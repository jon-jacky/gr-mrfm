==> flow/design.v <==
module acc24 (input clock, input reset, input clear, input enable_in, output reg enable_out,
	    input signed [46:0] addend, output reg signed [49:0] sum );
   always @(posedge clock)
     if(reset)
       sum <= #1 50'd0;
     else if(clear)
       sum <= #1 addend;  
     else if(enable_in)
       sum <= #1 sum + addend;
   always @(posedge clock)
     enable_out <= #1 enable_in;
endmodule  
* Step by step through the tools: acc24
What the tools print for acc24, step after step.
Lines are those of the file above, counted from 1.
Cell names lack the library's common part.
The mark n/a stands for no value.
- Design top :: acc24
- Clock port :: clock
- Standard-cell library :: sky130hd
- Timing corner :: tt_025C_1v80

* After elaboration
Counts by Yosys on the flattened word-level netlist (proc, flatten, opt, wreduce; memories kept). Register bits leave out memories and registers merged into their read ports (data or address). Print and check cells are left out. Cells with the same type and inputs are merged into one.
- Output and inout bits :: 51
- Cells after elaboration :: 6
- Bits in writable memories :: 0
- Memories kept :: 0
- ROM bits :: 0
- Clocked read ports x word width :: 0
- Latch bits :: 0
- Bits in registers :: 51
- Bits of input ports :: 51
- $add $sub $neg :: 1
- Shift-type cells :: 0
- Magnitude comparators :: 0
- $mul :: 0
- Equality and inequality tests :: 0
- Div/mod/pow operators :: 0
- Bitwise gates (word level) :: 0
- Reduce/logical cells :: 1
- Muxes and demuxes :: 2
** Operators by type and width (number)
- 50-bit two-way mux :: 2
- 50-bit by 47-bit adder with 50-bit output :: 1
- 2-bit nonzero test :: 1

* Depth
Yosys ltp: most cells in a row. Word level: on the elaborated netlist, between registers, memories and ports. Mapped: between sequential cells and ports; inverters and the memories' decode and read muxes count.
- Depth in word-level cells :: 3
- ABC_AREA :: 0
- Gate-level depth with buffers :: 12
- Gate-level depth less buffers :: 12

* After synthesis
Yosys stat after the flow's synthesis: flattened, memories mapped to cells. It holds for the ABC_AREA given above (unset counts as 0); a run with the other value may have another netlist.
- Sequential area :: 1021.0 sq um
- Mapped area :: 5072.4 sq um
- Mapped flip-flops :: 51
- Cells in the netlist :: 669
** Cell types
- dfxtp_1 :: number 51, total area 1.02E+03 sq um
- ha_1 :: number 49, total area 613.088 sq um
- a21oi_1 :: number 97, total area 485.466 sq um
- nor2_1 :: number 67, total area 251.491 sq um
- xnor2_1 :: number 26, total area 227.718 sq um
- nand2_1 :: number 54, total area 202.694 sq um
- mux2i_1 :: number 16, total area 160.154 sq um
- xor2_1 :: number 18, total area 157.651 sq um
- a21o_1 :: number 20, total area 150.144 sq um
- a221oi_1 :: number 16, total area 140.134 sq um
- o21ai_0 :: number 25, total area 125.12 sq um
- inv_1 :: number 33, total area 123.869 sq um
- a211oi_1 :: number 13, total area 97.594 sq um
- o21bai_1 :: number 12, total area 90.086 sq um
- clkbuf_1 :: number 22, total area 82.579 sq um
- nand4_1 :: number 13, total area 81.328 sq um
- buf_6 :: number 5, total area 56.304 sq um
- o31ai_1 :: number 7, total area 52.55 sq um
Other cell types: 49; their cells: 125.

* Timing after synthesis
Path of least setup slack by OpenSTA after synthesis, without wires, with an ideal clock, recovery checks aside; 20% of the period is set as input and as output delay. Where synthesis merged equal registers, the netlist keeps one of their names.
- Path kind :: input-to-reg
- Start point :: input port addend[0]
- End point :: register sum[44]
- Setup time :: 0.128 ns
- Path delay :: 2.446 ns
- Required time :: 3.412 ns
- Period :: 3.54 ns
- Launch time at the first pin :: 0.708 ns
- Path buffers :: 0
- Stages on the path :: 12
- Arrival :: 3.026 ns
- Slack :: 0.386 ns
- Synthesis period reached :: 3.154 ns
"path delay" is the arrival time less input delay plus setup time.
"stages on the path" counts driving pins, that of a launching flip-flop among them; a cell with two outputs on the path counts twice.
"synthesis period reached" = period - worst setup slack (recovery checks aside). The figure is calculated, with input and output delays left at 20% of the set period.
The rows between start and end are the longest chain of elaborated cells between them; the timing report does not say that the signal goes this way. Where chains are equally long, one stands for them.
A line is the first line of the expression or statement that the cell stems from. Yosys adds cells for indexed reads and writes and turns some case tables into memories.
At most two assigning lines are given for a register; there are more.
- Cell sequence :: ha_1 -> fa_1 -> a21o_1 -> a221oi_2 -> o211ai_1 -> a21oi_1 -> o21ai_1 -> a31oi_1 -> o21bai_1 -> xor2_1 -> a221oi_1 -> nor2_1
- Length of the longest elaborated chain :: 3
** Ends and longest elaborated chain, after synthesis
- start, declared :: line 2 : input signed [46:0] addend, output reg signed [49:0] sum );
- 50-bit by 47-bit adder with 50-bit output :: line 9 : sum <= #1 sum + addend;
- 50-bit two-way mux :: line 8 : else if(enable_in)
- 50-bit two-way mux :: line 6 : else if(clear)
- end, assigned :: line 7 : sum <= #1 addend;
- end, assigned :: line 9
- end, declared :: line 2

Design acc24 on sky130hd. What follows are 2 stored runs of the flow, each under its own settings; their order means nothing. The constraints put input and output delay at 20% of the set period each and load the outputs with 0.01 pF.

* Flow run 1
** Files
==> flow/run.sh <==
#!/bin/bash
# the make line also repeats the synthesis and layout settings of config.mk as NAME=value (left out here)
make -C /OpenROAD-flow-scripts/flow DESIGN_CONFIG=/design/flow/config.mk WORK_HOME=/design/flow/orfs CLKGATE_MAP_FILE= finish
==> flow/config.mk <==
export PLATFORM = sky130hd
export DESIGN_NAME = acc24
export DESIGN_NICKNAME = acc24
export VERILOG_FILES = /design/flow/design.v
export SDC_FILE = /design/flow/constraint.sdc
export NUM_CORES = 4
export LEC_CHECK = 0
export ABC_AREA = 0
export CAP_MARGIN = 20
export CORE_MARGIN = 5
export CORE_UTILIZATION = 71
export CTS_CLUSTER_DIAMETER = 330
export MAX_ROUTING_LAYER = met4
export MIN_ROUTING_LAYER = met1
export PLACE_DENSITY = 0.42
export SETUP_SLACK_MARGIN = 0.33
export SLEW_MARGIN = 20
export TNS_END_PERCENT = 10
==> flow/constraint.sdc <==
create_clock -name core_clock -period 2.43 [get_ports {clock}]
set_input_delay 0.4860 -clock core_clock [delete_from_list [all_inputs] [get_ports {clock}]]
set_output_delay 0.4860 -clock core_clock [all_outputs]
set_load 0.01 [all_outputs]
** Results
Stopped before the end: placement reported DPL-0038.

* Flow run 2
** Files
==> flow/run.sh <==
#!/bin/bash
# the make line also repeats the synthesis and layout settings of config.mk as NAME=value (left out here)
make -C /OpenROAD-flow-scripts/flow DESIGN_CONFIG=/design/flow/config.mk WORK_HOME=/design/flow/orfs CLKGATE_MAP_FILE= finish
==> flow/config.mk <==
export PLATFORM = sky130hd
export DESIGN_NAME = acc24
export DESIGN_NICKNAME = acc24
export VERILOG_FILES = /design/flow/design.v
export SDC_FILE = /design/flow/constraint.sdc
export NUM_CORES = 4
export LEC_CHECK = 0
export CAP_MARGIN = 20
export CORE_MARGIN = 6
export CORE_UTILIZATION = 57
export CTS_CLUSTER_SIZE = 57
export PLACE_DENSITY = 0.74
export SLEW_MARGIN = 20
==> flow/constraint.sdc <==
create_clock -name core_clock -period 2.22 [get_ports {clock}]
set_input_delay 0.4440 -clock core_clock [delete_from_list [all_inputs] [get_ports {clock}]]
set_output_delay 0.4440 -clock core_clock [all_outputs]
set_load 0.01 [all_outputs]
** Results
Stopped before the end: clock tree synthesis reported DPL-0038.
