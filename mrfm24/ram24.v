==> flow/design.v <==
module ram24 (input clock, input write, 
	      input [3:0] wr_addr, input [23:0] wr_data,
	      input [3:0] rd_addr, output reg [23:0] rd_data);
   reg [23:0] 		ram_array [0:15];
   always @(posedge clock)
     rd_data <= #1 ram_array[rd_addr];
   always @(posedge clock)
     if(write)
       ram_array[wr_addr] <= #1 wr_data;
endmodule  
==> Tool chain data of ram24 <==
Tool output for the design above, in the order of the flow.
Lines are those of the file above, counted from 1.
Operators carry their Yosys type and port widths (W data, S select, Z words).
Library cell names are shortened.
{ "inputs": {"top_module": "ram24", "clock": "clock", "cell_library": "sky130hd", "lib_corner": "tt_025C_1v80"} }

==> Elaborated design <==
Yosys after proc, flatten, opt, wreduce and memory -nomap, before mapping. Enables and synchronous resets that opt folds into registers are not counted as muxes. Memory bits, and registers merged into a memory's read port (data or address), are not among the register bits. Print and check cells are not counted. Equal cells are merged and count once.
Memory sizes are those after Yosys's memory passes, which may raise the word count (mostly to a power of two), join words into wider ones and drop unused or constant bits.
{ "bits": {"ff_bits": 0, "mem_bits_rw": 384, "clocked_rd_ports_x_width": 24, "n_memories": 1, "input_bits": 34, "wordCells": 4} }
{ "classes": {"mux": 3} }
{ "mem_list": {"columns": ["name", "size", "word_bits", "read_ports", "wr", "line", "source"], "rows": [
  ["ram_array", 16, 24, 1, 1, 4, "reg [23:0] ram_array [0:15];"]
]} }
{ "ops": {"columns": ["op", "n"], "rows": [
  ["$mux W24", 1],
  ["$mux W4", 1],
  ["$mux W1", 1]
]} }

==> Logic depth <==
Yosys ltp: most cells in a row. Word level: on the elaborated netlist, between registers, memories and ports. Mapped: between sequential cells and ports; inverters and the memories' decode and read muxes count.
{ "logic_depth": {"word_depth": 1, "ABC_AREA": 1, "depth_mapped": 9} }

==> Mapped cells and area <==
Yosys stat after the flow's synthesis: flattened, memories mapped to cells. It holds for the ABC_AREA given above (unset counts as 0); a run with the other value may have another netlist.
{ "synth_totals": {"mapped_cells": 1597, "mapped_area_um2": 16951.3, "sequential_area_um2": 12011.5, "ffs": 408, "buffers": 78} }
{ "types": {"columns": ["type", "n"], "rows": [
  ["edfxtp_1", 384],
  ["nand2_1", 509],
  ["nand3_1", 289],
  ["inv_1", 292],
  ["dfxtp_1", 24],
  ["buf_2", 44],
  ["buf_4", 14],
  ["nor2_1", 17],
  ["clkbuf_1", 12],
  ["buf_1", 8],
  ["nand3b_1", 2],
  ["inv_2", 2]
]} }

==> Path before layout <==
Source: OpenSTA report_checks on the synthesized netlist (no wires, ideal clock, input and output delay 20% of the period each), path of least setup slack; recovery checks are left aside. Register names are those of the netlist, which keeps one name where synthesis merged equal registers.
{ "synth_path": {"path_kind": "input port to flip-flop", "start": "in wr_addr[2]", "end": "mem ram_array[10][0]", "clock_period_ns": 3.92, "in_delay_ns": 0.784, "setup_ns": 0.405, "arrival_time_ns": 2.025, "t_required_ns": 3.515, "path_slack_ns": 1.490, "delay_ns": 1.646, "path_stages": 2, "n_path_buf": 0, "period_less_setup_slack_ns": 2.43} }
"delay_ns" = arrival - input delay + setup time.
"path_stages" counts driving pins, that of a launching flip-flop among them; a cell with two outputs on the path counts twice.
"period_less_setup_slack_ns" is the clock period less the worst setup slack; recovery checks do not enter. This is arithmetic on one report: input and output delays are still those of the set period (20% each).
Between the ends stands the longest chain of elaborated cells between them, by number of cells; it is not shown to be the way that was timed. Of several equally long chains one is given.
A line is the first line of the expression or statement that the cell stems from. Yosys adds cells for indexed reads and writes and turns some case tables into memories.
{ "synth_between": {"path_cell_list": "nand3b_1 nor2_1", "elab_chain_cells": 1, "cells_between": 1} }
{ "synth_lines": {"columns": ["item", "line", "source"], "rows": [
  ["from (decl)", 2, "input [3:0] wr_addr, input [23:0] wr_data,"],
  ["$mux W4", 8, "if(write)"],
  ["to (decl)", 4, "reg [23:0] ram_array [0:15];"]
]} }

==> Path in the finished layout <==
From the final timing report of run 1: the path of least setup slack in the routed layout; clock arrival at registers is part of the times.
{ "layout_path": {"path_kind": "input port to flip-flop", "start": "in rd_addr[2]", "end": "reg (no name shown)", "clock_period_ns": 5.83, "in_delay_ns": 1.17, "setup_ns": 0.11, "arrival_time_ns": 3.46, "t_required_ns": 6.25, "path_slack_ns": 2.79, "path_stages": 7, "n_path_buf": 3} }
{ "layout_between": {"path_cell_list": "clkdlybuf4s50_1 inv_1 buf_2 buf_1 nand3_1 nand3_1 nand2_1"} }
{ "layout_lines": {"columns": ["item", "line", "source"], "rows": [
  ["from (decl)", 3, "input [3:0] rd_addr, output reg [23:0] rd_data);"]
]} }
Chain of elaborated cells between the ends: none given.

2 stored runs of ram24 in the flow (synthesis by Yosys, layout by OpenROAD, sky130hd cells), in arbitrary order. Constraints: input delay and output delay 20% of the set period each, output load 0.01 pF.
"reached clock period": clock period set for the run, less the worst setup slack. It is reckoned from that one timing run; input and output delays stay at 20% of the period that was set.
"power consumption" rests on the timing tool's default activity at the inputs, not on a simulated workload.

==> run 1: settings <==
{ "period_ns": 5.83, "CORE_UTILIZATION": 52, "SETUP_SLACK_MARGIN": 1.41, "PLACE_DENSITY_LB_ADDON": 0.22, "CORE_MARGIN": 5, "ABC_AREA": 1, "GPL_TIMING_DRIVEN": 0, "CTS_CLUSTER_DIAMETER": 113, "CAP_MARGIN": 20, "SLEW_MARGIN": 20 }
==> run 1: results <==
final worst hold slack: 0.665 ns
total negative slack: 0.000 ns
area of the synthesized netlist: 16951.3 µm²
reached clock period: 3.039 ns
die footprint: 36309.3 µm²
standard-cell area after layout: 19980.4 µm²
power consumption: 6.484 mW
utilization after routing: 61.7%
setup slack of the worst path: 2.791 ns

==> run 2: settings <==
{ "period_ns": 4.29, "CORE_UTILIZATION": 29, "SETUP_SLACK_MARGIN": 0.58, "PLACE_DENSITY_LB_ADDON": 0.02, "CORE_ASPECT_RATIO": 0.88, "CELL_PAD_IN_SITES_GLOBAL_PLACEMENT": 3, "TNS_END_PERCENT": 5, "GPL_ROUTABILITY_DRIVEN": 0, "CTS_CLUSTER_DIAMETER": 382, "CAP_MARGIN": 20, "CORE_MARGIN": 2, "SLEW_MARGIN": 20 }
==> run 2: results <==
final worst hold slack: 0.670 ns
total negative slack: 0.000 ns
area of the synthesized netlist: 14930.6 µm²
reached clock period: 2.539 ns
die footprint: 53320.3 µm²
standard-cell area after layout: 18032.3 µm²
power consumption: 8.823 mW
utilization after routing: 35.7%
setup slack of the worst path: 1.751 ns
